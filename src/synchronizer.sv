==> flow/design.v <==
`default_nettype none
module synchronizer #(
  parameter WIDTH = 8
  ) (
  input  wire  clk,
  input  wire  rst_n,
  input  wire  [WIDTH-1:0] async,
  output logic [WIDTH-1:0] sync
);
  logic [WIDTH-1:0] async_0;
  always_ff @(posedge clk) begin
    if (~rst_n) begin
      async_0 <= {WIDTH-1{1'b0}};
      sync <= {WIDTH-1{1'b0}};
    end
    else begin
      async_0 <= async;
      sync <= async_0;
    end
  end
endmodule : synchronizer
Tool chain data of synchronizer
What the tools print for synchronizer, step after step.
Line numbers count from 1 in the design file above.
Library cell names are shortened.
A cell with - has no value.
- top: synchronizer
- clock: clk
- cell library: sky130hd
- library corner: tt_025C_1v80

After elaboration
Counts by Yosys on the flattened word-level netlist (proc, flatten, opt, wreduce; memories kept). Register bits leave out memories and registers merged into their read ports (data or address); mux counts leave out enables and synchronous resets folded into registers. Print and check cells are left out. Cells with the same type and inputs are merged into one.
- noted flip-flop bits (word level): 16
- bits in latches: 0
- memory bits (writable): 0
- ROM bits: 0
- word width x clocked read ports at 0
- memories kept at 0
- input bits: 10
- output and inout port bits: 8
- noted word-level cells: 2
- noted $add $sub $neg: 0
- noted $mul: 0
- divide/modulo/power cells: 0
- order comparisons: 0
- noted eq/ne operators: 0
- shifts and indexed selects at 0
- muxes and demuxes at 0
- bitwise logic cells: 0
- reductions and logical operators: 0

Depth
Yosys ltp: most cells in a row. Word level: on the elaborated netlist, between registers, memories and ports. Mapped: between sequential cells and ports; inverters and the memories' decode and read muxes count.
- noted depth in word-level cells: 0
- noted ABC_AREA: 0
- mapped depth at 2
- gate-level depth less buffers: 1

After synthesis
Source: synth_stat.txt of the flow (Yosys; design flattened, memories mapped). It holds for the ABC_AREA given above (unset counts as 0); a run with the other value may have another netlist.
- mapped cells: 33
- cell area after synthesis: 446.7 um^2
- sequential area: 320.3 um^2
- noted flip-flop cells: 16
- noted buffers: 1
- cells by type (cell ; number ; area in all (um^2)):
    dfxtp_1 ; 16 ; 320.307
    and2_2 ; 12 ; 90.086
    and2_1 ; 4 ; 25.024
    buf_6 ; 1 ; 11.261

Path before layout
OpenSTA on the mapped netlist: ideal clock, no wires. The path of least setup slack (recovery checks aside). Input and output delay are each 20% of the period. Register names are those of the netlist, which keeps one name where synthesis merged equal registers.
- path kind: register -> register
- start: register async_0[0]
- end: register sync[0]
- noted clock period: 0.844 ns
- library setup time: 0.116 ns
- time at the first pin: 0.000 ns
- arrival time at 0.434 ns
- noted data required time: 0.728 ns
- path slack at 0.294 ns
- delay of the path: 0.550 ns
- stages: 2
- buffers on the path: 0
- noted synthesis period reached: 0.55 ns
"delay of the path" is the arrival time less input delay plus setup time.
"stages": output pins that drive a net of the path, with the launching flip-flop's if there is one; two outputs of one cell count as two.
"synthesis period reached" = period - worst setup slack (recovery checks aside). The figure is calculated, with input and output delays left at 20% of the set period.
- path through: dfxtp_1 -> and2_2
- length of the longest elaborated chain at 0
- noted elaborated cells on any way between the ends: 0
- noted source lines of those cells: 0
- ends and longest elaborated chain, post-synthesis (item ; line ; text):
    from (decl) ; 10 ; logic [WIDTH-1:0] async_0;
    from (assign) ; 13 ; async_0 <= {WIDTH-1{1'b0}};
    from (assign) ; 17 ; async_0 <= async;
    to (assign) ; 14 ; sync <= {WIDTH-1{1'b0}};
    to (assign) ; 18 ; sync <= async_0;
    to (decl) ; 8 ; output logic [WIDTH-1:0] sync

Timing after layout
From the final timing report of flow run 2: the path of least setup slack in the routed layout; clock arrival at registers is part of the times.
- path kind: register -> output
- start: register sync[2]
- end: output port sync[2]
- noted clock period: 0.367 ns
- external output delay at 0.07 ns
- time at the first pin: 0.28 ns
- arrival time at 0.72 ns
- noted data required time: 0.29 ns
- path slack at -0.42 ns
- stages: 2
- buffers on the path: 1
- path through: dfxtp_2 -> buf_6
- length of the longest elaborated chain at 0
- noted elaborated cells on any way between the ends: 0
- noted source lines of those cells: 0
- ends and longest elaborated chain, post-layout (item ; line ; text):
    from (decl) ; 8 ; output logic [WIDTH-1:0] sync
    from (assign) ; 14 ; sync <= {WIDTH-1{1'b0}};
    from (assign) ; 18 ; sync <= async_0;
    to (decl) ; 8 ;

==> runs of synchronizer <==
Measured data: module synchronizer, platform sky130hd, 2 stored runs of the flow under differing settings, order arbitrary. Input and output delays are each 20% of the period that was set; the output load is 0.01 pF.
"clock period reached" means the clock period less the worst setup slack. The figure is calculated, with input and output delays left at 20% of the set period.
"time on the worst setup path" is the time allowed to the run's worst setup path (the clock period less input and output delay, where it has them) less its slack. Clock arrival times count: a late capture clock shortens it, a late launch clock lengthens it.
"power consumption" rests on the timing tool's default activity at the inputs, not on a simulated workload.

Flow run 1

==> flow/run.sh <==
#!/bin/bash
# the make line also repeats the synthesis and layout settings of config.mk as NAME=value (left out here)
make -C /OpenROAD-flow-scripts/flow DESIGN_CONFIG=/design/flow/config.mk WORK_HOME=/design/flow/orfs CLKGATE_MAP_FILE= finish
==> flow/config.mk <==
export PLATFORM = sky130hd
export DESIGN_NAME = synchronizer
export DESIGN_NICKNAME = synchronizer
export VERILOG_FILES = /design/flow/design.v
export SDC_FILE = /design/flow/constraint.sdc
export NUM_CORES = 4
export LEC_CHECK = 0
export CAP_MARGIN = 40
export CELL_PAD_IN_SITES_DETAIL_PLACEMENT = 2
export CELL_PAD_IN_SITES_GLOBAL_PLACEMENT = 1
export CORE_MARGIN = 2
export CORE_UTILIZATION = 41
export GPL_ROUTABILITY_DRIVEN = 0
export MAX_ROUTING_LAYER = met5
export PLACE_DENSITY = 0.66
export SETUP_SLACK_MARGIN = 0.14
export SLEW_MARGIN = 20
export TNS_END_PERCENT = 80
==> flow/constraint.sdc <==
create_clock -name core_clock -period 0.618 [get_ports {clk}]
set_input_delay 0.1236 -clock core_clock [delete_from_list [all_inputs] [get_ports {clk}]]
set_output_delay 0.1236 -clock core_clock [all_outputs]
set_load 0.01 [all_outputs]

Flow run 1: no final report: placement broke off with DPL-0033.

Flow run 2

==> flow/run.sh <==
#!/bin/bash
# the make line also repeats the synthesis and layout settings of config.mk as NAME=value (left out here)
make -C /OpenROAD-flow-scripts/flow DESIGN_CONFIG=/design/flow/config.mk WORK_HOME=/design/flow/orfs CLKGATE_MAP_FILE= finish
==> flow/config.mk <==
export PLATFORM = sky130hd
export DESIGN_NAME = synchronizer
export DESIGN_NICKNAME = synchronizer
export VERILOG_FILES = /design/flow/design.v
export SDC_FILE = /design/flow/constraint.sdc
export NUM_CORES = 4
export LEC_CHECK = 0
export CAP_MARGIN = 0
export CELL_PAD_IN_SITES_DETAIL_PLACEMENT = 0
export CORE_MARGIN = 2
export CORE_UTILIZATION = 16
export MAX_ROUTING_LAYER = met4
export MIN_ROUTING_LAYER = met1
export PLACE_DENSITY_LB_ADDON = 0.25
export SETUP_SLACK_MARGIN = -0.01
export SLEW_MARGIN = 20
==> flow/constraint.sdc <==
create_clock -name core_clock -period 0.367 [get_ports {clk}]
set_input_delay 0.0734 -clock core_clock [delete_from_list [all_inputs] [get_ports {clk}]]
set_output_delay 0.0734 -clock core_clock [all_outputs]
set_load 0.01 [all_outputs]

Measured in flow run 2:
- post-route setup TNS: -4.549 ns
- worst hold slack after layout at 0.103 ns
- area of the die: 3230.2 um^2
- noted the time on the worst setup path: 0.72 ns
- critical path kind: register -> output
- std-cell area (final layout): 691.9 um^2
- noted the post-layout utilization: 25.5 %
- clock period reached at 0.790 ns
- netlist area reported by Yosys: 446.7 um^2
- noted the worst slack on setup checks: -0.423 ns
- power consumption: 3233 uW
