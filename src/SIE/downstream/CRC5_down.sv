==> flow/design.v <==
`default_nettype none
module CRC5_down (
  input  wire  clk,
  input  wire  rst_n,
  input  wire  en,
  input  wire  serial_in,
  input  wire  is_stuffed,
  input  wire  in_transmission,
  input  wire  end_transmission,
  output logic CRC5_ready,
  output logic [4:0] CRC5_reg
);
  logic CRC_en;
  logic [3:0] setup_cnt;
  logic [3:0] CRC_data_cnt;
  enum logic [1:0] {CRC_IDLE,
                    CRC_CALC,
                    CRC_HOLD} curr_state, next_state;
  always_comb begin
    next_state = CRC_IDLE;
    unique case (curr_state)
      CRC_IDLE: begin
        if ((setup_cnt == 4'd15) & ~is_stuffed)
          next_state = CRC_CALC;
        else
          next_state = CRC_IDLE;
      end
      CRC_CALC: begin
        if ((CRC_data_cnt == 4'd15) & ~is_stuffed)
          next_state = CRC_HOLD;
        else
          next_state = CRC_CALC;
      end
      CRC_HOLD: begin
        next_state = CRC_HOLD;
      end
    endcase
  end
  assign CRC_en = curr_state == CRC_CALC;
  assign CRC5_ready = curr_state == CRC_HOLD;
  always_ff @(posedge clk) begin
    if (~rst_n)
      curr_state <= CRC_IDLE;
    else if (en)
      if (end_transmission)
        curr_state <= CRC_IDLE;
      else
        curr_state <= next_state;
  end
  always_ff @(posedge clk) begin
    if (~rst_n)
      CRC_data_cnt <= 4'b0;
    else if (en)
      if (end_transmission)
        CRC_data_cnt <= 4'b0;
      else if (CRC_en & ~is_stuffed)
        CRC_data_cnt <= CRC_data_cnt + 4'b1;
  end
  always_ff @(posedge clk) begin
    if (~rst_n)
      setup_cnt <= 4'b0;
    else if (en)
      if (end_transmission)
        setup_cnt <= 4'b0;
      else if (in_transmission & ~is_stuffed)
        setup_cnt <= setup_cnt + 4'b1;
  end
  always_ff @(posedge clk) begin
    if (~rst_n)
      CRC5_reg <= '1;
    else if (en)
      if (end_transmission)
        CRC5_reg <= '1;
      else if (CRC_en & ~is_stuffed) begin
        CRC5_reg[0] <= serial_in ^ CRC5_reg[4];
        CRC5_reg[1] <= CRC5_reg[0];
        CRC5_reg[2] <= serial_in ^ CRC5_reg[4] ^ CRC5_reg[1];
        CRC5_reg[3] <= CRC5_reg[2];
        CRC5_reg[4] <= CRC5_reg[3];
      end
  end
endmodule : CRC5_down
Tool chain data of CRC5_down. The steps from the RTL of CRC5_down to its reports follow in flow order. Line numbers count from 1 in the design file above. Operators: Yosys type, input widths -> output width; for muxes data width and select width s. Library cell names are shortened. A cell with - has no value.

Design top: CRC5_down. Clock: clk. Standard-cell library: sky130hd. Corner: tt_025C_1v80.

After elaboration. Source: Yosys, flattened and elaborated, memories not mapped. Widths are those after wreduce. Registers that Yosys merges into a memory's read port (data or address) are not register bits. Print and check cells do not count. Equal cells are merged and count once.

Under bits of input ports stands 7. Register bits after elaboration: 15. The figure for word-level cells is 44. The entry for output and inout bits reads 6.

The entry for reduce/logical cells reads 5. For eq/ne operators the number is 4. Multiplexer cells: 18. The figure for add/subtract/negate cells is 2. For bitwise operators the number is 7.

Operators by type and width (count): $mux 4 (4); $mux 1 (11); $add 4x1->4 const B (2); $eq 4x4->1 const B (2); $pmux 2 s3 (1); $and 1x1->1 (4); $reduce_and 2->1 (2); $reduce_bool 2->1 (2); $mux 2 (2); $xor 1x1->1 (2); $eq 2x1->1 const B (1); $eq 2x2->1 const B (1); $logic_not 2->1 (1); $not 1->1 (1).

Longest topological paths. Longest topological path by Yosys (ltp), each cell counted once; first at word level (registers and memories cut), then after technology mapping (sequential cells cut; the memories' decode and read muxes count).

Word-level depth: 5. The entry for ABC_AREA reads 0. For gate-level depth with buffers the number is 5. The figure for depth with buffers taken out is 4.

Synthesis result. Source: synth_stat.txt of the flow (Yosys; design flattened, memories mapped). It holds for the ABC_AREA given above (unset counts as 0); a run with the other value may have another netlist. Totals and module areas in this step are rounded.

For buffer cells the number is 2. The entry for cells in the netlist reads 79. Under flip-flops stands 16. For chip area (Yosys) the number is 710 sq um.

Cells by type: dfxtp_1 (count 16, area in all 320.307 sq um); nand2_1 (count 12, area in all 45.043 sq um); xor2_1 (count 4, area in all 35.034 sq um); nor2_1 (count 9, area in all 33.782 sq um); o211ai_1 (count 4, area in all 30.029 sq um); ha_1 (count 2, area in all 25.024 sq um); nand3_1 (count 5, area in all 25.024 sq um); a21oi_1 (count 3, area in all 15.014 sq um); nor3b_1 (count 2, area in all 15.014 sq um); or4_1 (count 2, area in all 15.014 sq um); o22ai_1 (count 2, area in all 12.512 sq um); buf_6 (count 1, area in all 11.261 sq um); a32o_1 (count 1, area in all 10.01 sq um); mux2i_1 (count 1, area in all 10.01 sq um); o21ai_0 (count 2, area in all 10.01 sq um); o32a_1 (count 1, area in all 10.01 sq um); a211o_1 (count 1, area in all 8.758 sq um); a32oi_1 (count 1, area in all 8.758 sq um).

Not listed: further types 9, cells in them 10.

Worst setup path after synthesis. OpenSTA on the mapped netlist: ideal clock, no wires. The path of least setup slack (recovery checks aside). Input and output delay are each 20% of the period. Register names are those of the netlist, which keeps one name where synthesis merged equal registers.

Kind: input-to-reg. Start: input end_transmission. End: register CRC_data_cnt[3]. For library setup time the number is 59 ps. The figure for driving pins on the path is 5. Delay of the path: 911 ps. Under path slack stands 232 ps. For data arrival time the number is 1138 ps. Under external input delay stands 286 ps. Clock period: 1430 ps. Under launch time at the first pin stands 286 ps. The figure for synthesis period reached is 1198 ps.

"delay of the path" is the arrival time less input delay plus setup time. "driving pins on the path": output pins that drive a net of the path, with the launching flip-flop's if there is one; two outputs of one cell count as two. "synthesis period reached" is the clock period less the worst setup slack; recovery checks do not enter. This is arithmetic on one report: input and output delays are still those of the set period (20% each). The rows between start and end are the longest chain of elaborated cells between them; the timing report does not say that the signal goes this way. Where chains are equally long, one stands for them. Each line given opens the expression or statement behind the cell; cells for indexed reads and writes are added by Yosys, which also makes memories of some case tables. A register here has more assigning lines than the two given.

Path through: buf_4 > nand2_1 > nand2_2 > or4_1 > nand2_1. For length of the longest elaborated chain the number is 2.

RTL lines, path post-synthesis: start: declaration (RTL line 9) `input  wire  end_transmission,`; $reduce_bool 2->1; $reduce_and 2->1; end: assignment (RTL line 52) `CRC_data_cnt <= 4'b0;`; end: assignment (RTL line 57) `CRC_data_cnt <= CRC_data_cnt + 4'b1;`; end: declaration (RTL line 15) `logic [3:0] CRC_data_cnt;`.

Memo
Re: implementation data of CRC5_down

Module CRC5_down, platform sky130hd: 2 stored runs of the flow (Yosys, OpenROAD) with differing settings, in no particular order. Input and output delays are each 20% of the period that was set; the output load is 0.01 pF.

Stored run 1 has these settings: period_ns 0.899; CORE_UTILIZATION 38; PLACE_DENSITY_LB_ADDON 0.17; CORE_ASPECT_RATIO 0.98; CORE_MARGIN 5; CELL_PAD_IN_SITES_DETAIL_PLACEMENT 1; TNS_END_PERCENT 60; ABC_AREA 0; GPL_TIMING_DRIVEN 1; GPL_ROUTABILITY_DRIVEN 0; CTS_CLUSTER_DIAMETER 37; MIN_ROUTING_LAYER met2; CAP_MARGIN 20; SLEW_MARGIN 20. Outcome: not finished: routing ended with error DPL-0033.

Stored run 2 has these settings: period_ns 0.915; CORE_UTILIZATION 46; PLACE_DENSITY_LB_ADDON 0.22; CORE_ASPECT_RATIO 1.35; CELL_PAD_IN_SITES_GLOBAL_PLACEMENT 1; CELL_PAD_IN_SITES_DETAIL_PLACEMENT 2; TNS_END_PERCENT 65; ABC_AREA 0; GPL_ROUTABILITY_DRIVEN 0; MIN_ROUTING_LAYER met2; CAP_MARGIN 20; CORE_MARGIN 2; SLEW_MARGIN 20. Outcome: not finished: placement ended with error DPL-0033.
