==> flow/design.v <==
`default_nettype none
module CRC16_down (
  input  wire  clk,
  input  wire  rst_n,
  input  wire  en,
  input  wire  serial_in,
  input  wire  is_stuffed,
  input  wire  in_transmission,
  input  wire  end_transmission,
  output logic CRC16_ready,
  output logic [15:0] CRC16_reg
);
  logic CRC_en;
  logic [3:0] setup_cnt;
  logic [6:0] CRC_data_cnt;
  enum logic [1:0] {CRC_IDLE,
                    CRC_CALC,
                    CRC_HOLD} curr_state, next_state;
  always_comb begin
    next_state = CRC_IDLE;
    unique case (curr_state)
      CRC_IDLE: begin
        if ((setup_cnt == 4'd15) & ~is_stuffed)
          next_state = CRC_CALC;
        else
          next_state = CRC_IDLE;
      end
      CRC_CALC: begin
        if ((CRC_data_cnt == 7'd79) & ~is_stuffed)
          next_state = CRC_HOLD;
        else
          next_state = CRC_CALC;
      end
      CRC_HOLD: begin
        next_state = CRC_HOLD;
      end
    endcase
  end
  assign CRC_en = curr_state == CRC_CALC;
  assign CRC16_ready = curr_state == CRC_HOLD;
  always_ff @(posedge clk) begin
    if (~rst_n)
      curr_state <= CRC_IDLE;
    else if (en)
      if (end_transmission)
        curr_state <= CRC_IDLE;
      else
        curr_state <= next_state;
  end
  always_ff @(posedge clk) begin
    if (~rst_n)
      CRC_data_cnt <= 7'b0;
    else if (en)
      if (end_transmission)
        CRC_data_cnt <= 7'b0;
      else if (CRC_en & ~is_stuffed)
        CRC_data_cnt <= CRC_data_cnt + 7'b1;
  end
  always_ff @(posedge clk) begin
    if (~rst_n)
      setup_cnt <= 4'b0;
    else if (en)
      if (end_transmission)
        setup_cnt <= 4'b0;
      else if (in_transmission & ~is_stuffed)
        setup_cnt <= setup_cnt + 4'b1;
  end
  always_ff @(posedge clk)
    if (~rst_n)
      CRC16_reg <= '1;
    else if (en)
      if (end_transmission)
        CRC16_reg <= '1;
      else if (CRC_en & ~is_stuffed) begin
        CRC16_reg[0]  <= serial_in ^ CRC16_reg[15];
        CRC16_reg[1]  <= CRC16_reg[0];
        CRC16_reg[2]  <= serial_in ^ CRC16_reg[15] ^ CRC16_reg[1];
        CRC16_reg[3]  <= CRC16_reg[2];
        CRC16_reg[4]  <= CRC16_reg[3];
        CRC16_reg[5]  <= CRC16_reg[4];
        CRC16_reg[6]  <= CRC16_reg[5];
        CRC16_reg[7]  <= CRC16_reg[6];
        CRC16_reg[8]  <= CRC16_reg[7];
        CRC16_reg[9]  <= CRC16_reg[8];
        CRC16_reg[10] <= CRC16_reg[9];
        CRC16_reg[11] <= CRC16_reg[10];
        CRC16_reg[12] <= CRC16_reg[11];
        CRC16_reg[13] <= CRC16_reg[12];
        CRC16_reg[14] <= CRC16_reg[13];
        CRC16_reg[15] <= serial_in ^ CRC16_reg[15] ^ CRC16_reg[14];
      end
endmodule : CRC16_down
Reports on CRC16_down
Tool output for the design above, in the order of the flow.
Line numbers count from 1 in the design file above.
Cell names lack the library's common part.
{ "inputs": {"design": "CRC16_down", "clk_port": "clk", "cell_library": "sky130hd", "pvt_corner": "tt_025C_1v80"} }

After elaboration
Yosys after proc, flatten, opt, wreduce and memory -nomap, before mapping. Memory bits, and registers merged into a memory's read port (data or address), are not among the register bits. Print and check cells are not counted. Equal cells are merged and count once.
{ "op_classes": {"addsub": 2, "n_eq": 4, "muxes": 40, "n_logic": 8, "n_reduce_logical": 5} }
{ "ops": {"columns": ["operator", "n"], "rows": [
  ["1-bit 2-to-1 mux", 33],
  ["7-bit 2-to-1 mux", 2],
  ["4-bit 2-to-1 mux", 2],
  ["7-bit by 1-bit adder with 7-bit output (second input constant)", 1],
  ["7-bit equality test (second input constant)", 1],
  ["2-bit parallel mux with 3-bit select", 1],
  ["1-bit AND", 4],
  ["2-bit AND reduction", 2],
  ["2-bit nonzero test", 2],
  ["4-bit by 1-bit adder with 4-bit output (second input constant)", 1],
  ["4-bit equality test (second input constant)", 1],
  ["2-bit 2-to-1 mux", 2],
  ["1-bit bitwise XOR", 3],
  ["2-bit by 1-bit equality test with 1-bit output (second input constant)", 1],
  ["2-bit equality test (second input constant)", 1],
  ["2-bit zero test", 1],
  ["1-bit NOT", 1]
]} }
{ "word_totals": {"register_bits": 29, "word_cells": 78} }

Depth
Depth = most cells in a row (Yosys ltp): at word level without a register or memory, in the mapped netlist without a sequential cell, where the memories' decode and read muxes count.
{ "depth": {"ltp_word": 5, "abc_area": 0, "depth_mapped": 6} }

Mapped cells and area
Yosys stat after the flow's synthesis: flattened, memories mapped to cells. It holds for the ABC_AREA given above (unset counts as 0); a run with the other value may have another netlist.
The area totals of this step are shown rounded.
{ "mapped": {"cells": 136, "yosys_area_um2": 1250, "seq_area_um2": 601, "ff_cells": 30} }
{ "types": {"columns": ["cell_type", "n", "area_total_um2"], "rows": [
  ["dfxtp_1", 30, 600.576],
  ["o22ai_1", 13, 81.328],
  ["xor2_1", 9, 78.826],
  ["nand2_1", 19, 71.318],
  ["nor2_1", 13, 48.797],
  ["nor2b_1", 5, 31.28],
  ["o21ai_0", 6, 30.029],
  ["and3_1", 4, 25.024],
  ["ha_1", 2, 25.024],
  ["buf_6", 2, 22.522],
  ["o211ai_1", 3, 22.522],
  ["nand4b_1", 2, 17.517],
  ["a21oi_1", 3, 15.014],
  ["buf_2", 3, 15.014],
  ["nor2b_4", 1, 13.763],
  ["a221o_1", 1, 10.01],
  ["a32o_1", 1, 10.01],
  ["and4b_1", 1, 10.01]
]} }
Other cell types: 16; their cells: 18.

Path before layout
Path of least setup slack by OpenSTA after synthesis, without wires, with an ideal clock, recovery checks aside; 20% of the period is set as input and as output delay. Where synthesis merged equal registers, the netlist keeps one of their names.
{ "synth_timing": {"path_kind": "register to register", "startpoint": "register CRC_data_cnt[0]", "endpoint": "register curr_state", "clock_period_ns": 1.5, "setup_ns": 0.117, "t_first_pin_ns": 0.000, "arrival_time_ns": 1.181, "setup_slack_ns": 0.201, "delay_ns": 1.298, "path_stages": 6, "path_buffers": 0, "period_less_setup_slack_ns": 1.299} }
"delay_ns" = arrival - input delay + setup time.
"path_stages": output pins that drive a net of the path, with the launching flip-flop's if there is one; two outputs of one cell count as two.
"period_less_setup_slack_ns" = period - worst setup slack (recovery checks aside). The figure is calculated, with input and output delays left at 20% of the set period.
Where an end lacks its bit number, it is one bit of the signal, or one of the new flip-flops if synthesis recoded a state register.
The rows between start and end are the longest chain of elaborated cells between them; the timing report does not say that the signal goes this way. Where chains are equally long, one stands for them.
A line is the first line of the expression or statement that the cell stems from. Yosys adds cells for indexed reads and writes and turns some case tables into memories.
A register here has more assigning lines than the two given.
{ "synth_between": {"cell_sequence": "dfxtp_1 -> ha_1 -> and3_1 -> and4b_1 -> o21ai_0 -> a32o_1", "elab_chain_len": 5} }
{ "synth_lines": {"columns": ["element", "line_no", "rtl"], "rows": [
  ["start, declared", 15, "logic [6:0] CRC_data_cnt;"],
  ["start, assigned", 52, "CRC_data_cnt <= 7'b0;"],
  ["start, assigned", 57, "CRC_data_cnt <= CRC_data_cnt + 7'b1;"],
  ["7-bit equality test", 29, "if ((CRC_data_cnt == 7'd79) & ~is_stuffed)"],
  ["1-bit AND", 29, null],
  ["2-bit 2-to-1 mux", 29, null],
  ["2-bit parallel mux with 3-bit select", 21, "unique case (curr_state)"],
  ["2-bit 2-to-1 mux", 45, "if (end_transmission)"],
  ["end, assigned", 46, "curr_state <= CRC_IDLE;"],
  ["end, assigned", 48, "curr_state <= next_state;"],
  ["end, declared", 18, "CRC_HOLD} curr_state, next_state;"]
]} }

Timing after layout
From the final timing report of run 1: the path of least setup slack in the routed layout; clock arrival at registers is part of the times.
{ "layout_timing": {"path_kind": "register to output", "startpoint": "register CRC16_reg[14]", "endpoint": "output port CRC16_reg[14]", "clock_period_ns": 1.7, "output_delay_ns": 0.34, "t_first_pin_ns": 0.33, "arrival_time_ns": 1.27, "setup_slack_ns": 0.09, "path_stages": 2, "path_buffers": 1} }
A register here has more assigning lines than the two given.
{ "layout_between": {"cell_sequence": "dfxtp_1 -> clkdlybuf4s50_1", "elab_chain_len": 0} }
{ "layout_lines": {"columns": ["element", "line_no", "rtl"], "rows": [
  ["start, declared", 11, "output logic [15:0] CRC16_reg"],
  ["start, assigned", 70, "CRC16_reg <= '1;"],
  ["start, assigned", 89, "CRC16_reg[14] <= CRC16_reg[13];"],
  ["end, declared", 11, null]
]} }

Flow measurements of CRC16_down on sky130hd: 2 stored runs with different settings, listed in no order. Input and output delays are each 20% of the period that was set; the output load is 0.01 pF.
"period_less_ws_ns" = clock period - worst setup slack. The figure is calculated, with input and output delays left at 20% of the set period.
By "critical_path_time_ns" is meant the share of the clock period that the worst setup path is allowed (20% is reserved at inputs, 20% at outputs), minus its slack. Clock arrival times at its registers enter into it.
"fin_power_uw": no workload was simulated; the value follows from the tool's default switching activity.
The results are shown rounded.
[
  {
    "run": "run 1",
    "settings": { "period_ns": 1.7, "CAP_MARGIN": 20, "CORE_MARGIN": 2, "CORE_UTILIZATION": 40, "SLEW_MARGIN": 20 },
    "results": { "period_less_ws_ns": 1.614, "hold_worst_slack_ns": 0.478, "fin_power_uw": 1240, "timing.setup.tns_ns": 0.000, "finish.stdcell_area_um2": 1650, "critical_path_time_ns": 1.27, "critical_path_kind": "register to output", "post_route_util_frac": 0.549, "final_setup_ws_ns": 0.086, "design.die.area_um2": 3580, "post_synth_area_um2": 1250 }
  },
  {
    "run": "run 2",
    "settings": { "period_ns": 1.51, "CORE_UTILIZATION": 61, "SETUP_SLACK_MARGIN": -0.02, "PLACE_DENSITY_LB_ADDON": 0.03, "CORE_ASPECT_RATIO": 0.8, "GPL_ROUTABILITY_DRIVEN": 1, "CTS_CLUSTER_DIAMETER": 265, "CAP_MARGIN": 40, "SLEW_MARGIN": 30, "CORE_MARGIN": 2 },
    "results": { "period_less_ws_ns": 1.477, "hold_worst_slack_ns": 0.477, "fin_power_uw": 1400, "timing.setup.tns_ns": 0.000, "finish.stdcell_area_um2": 1620, "critical_path_time_ns": 1.18, "critical_path_kind": "register to output", "post_route_util_frac": 0.85, "final_setup_ws_ns": 0.033, "design.die.area_um2": 2430, "post_synth_area_um2": 1250 }
  }
]
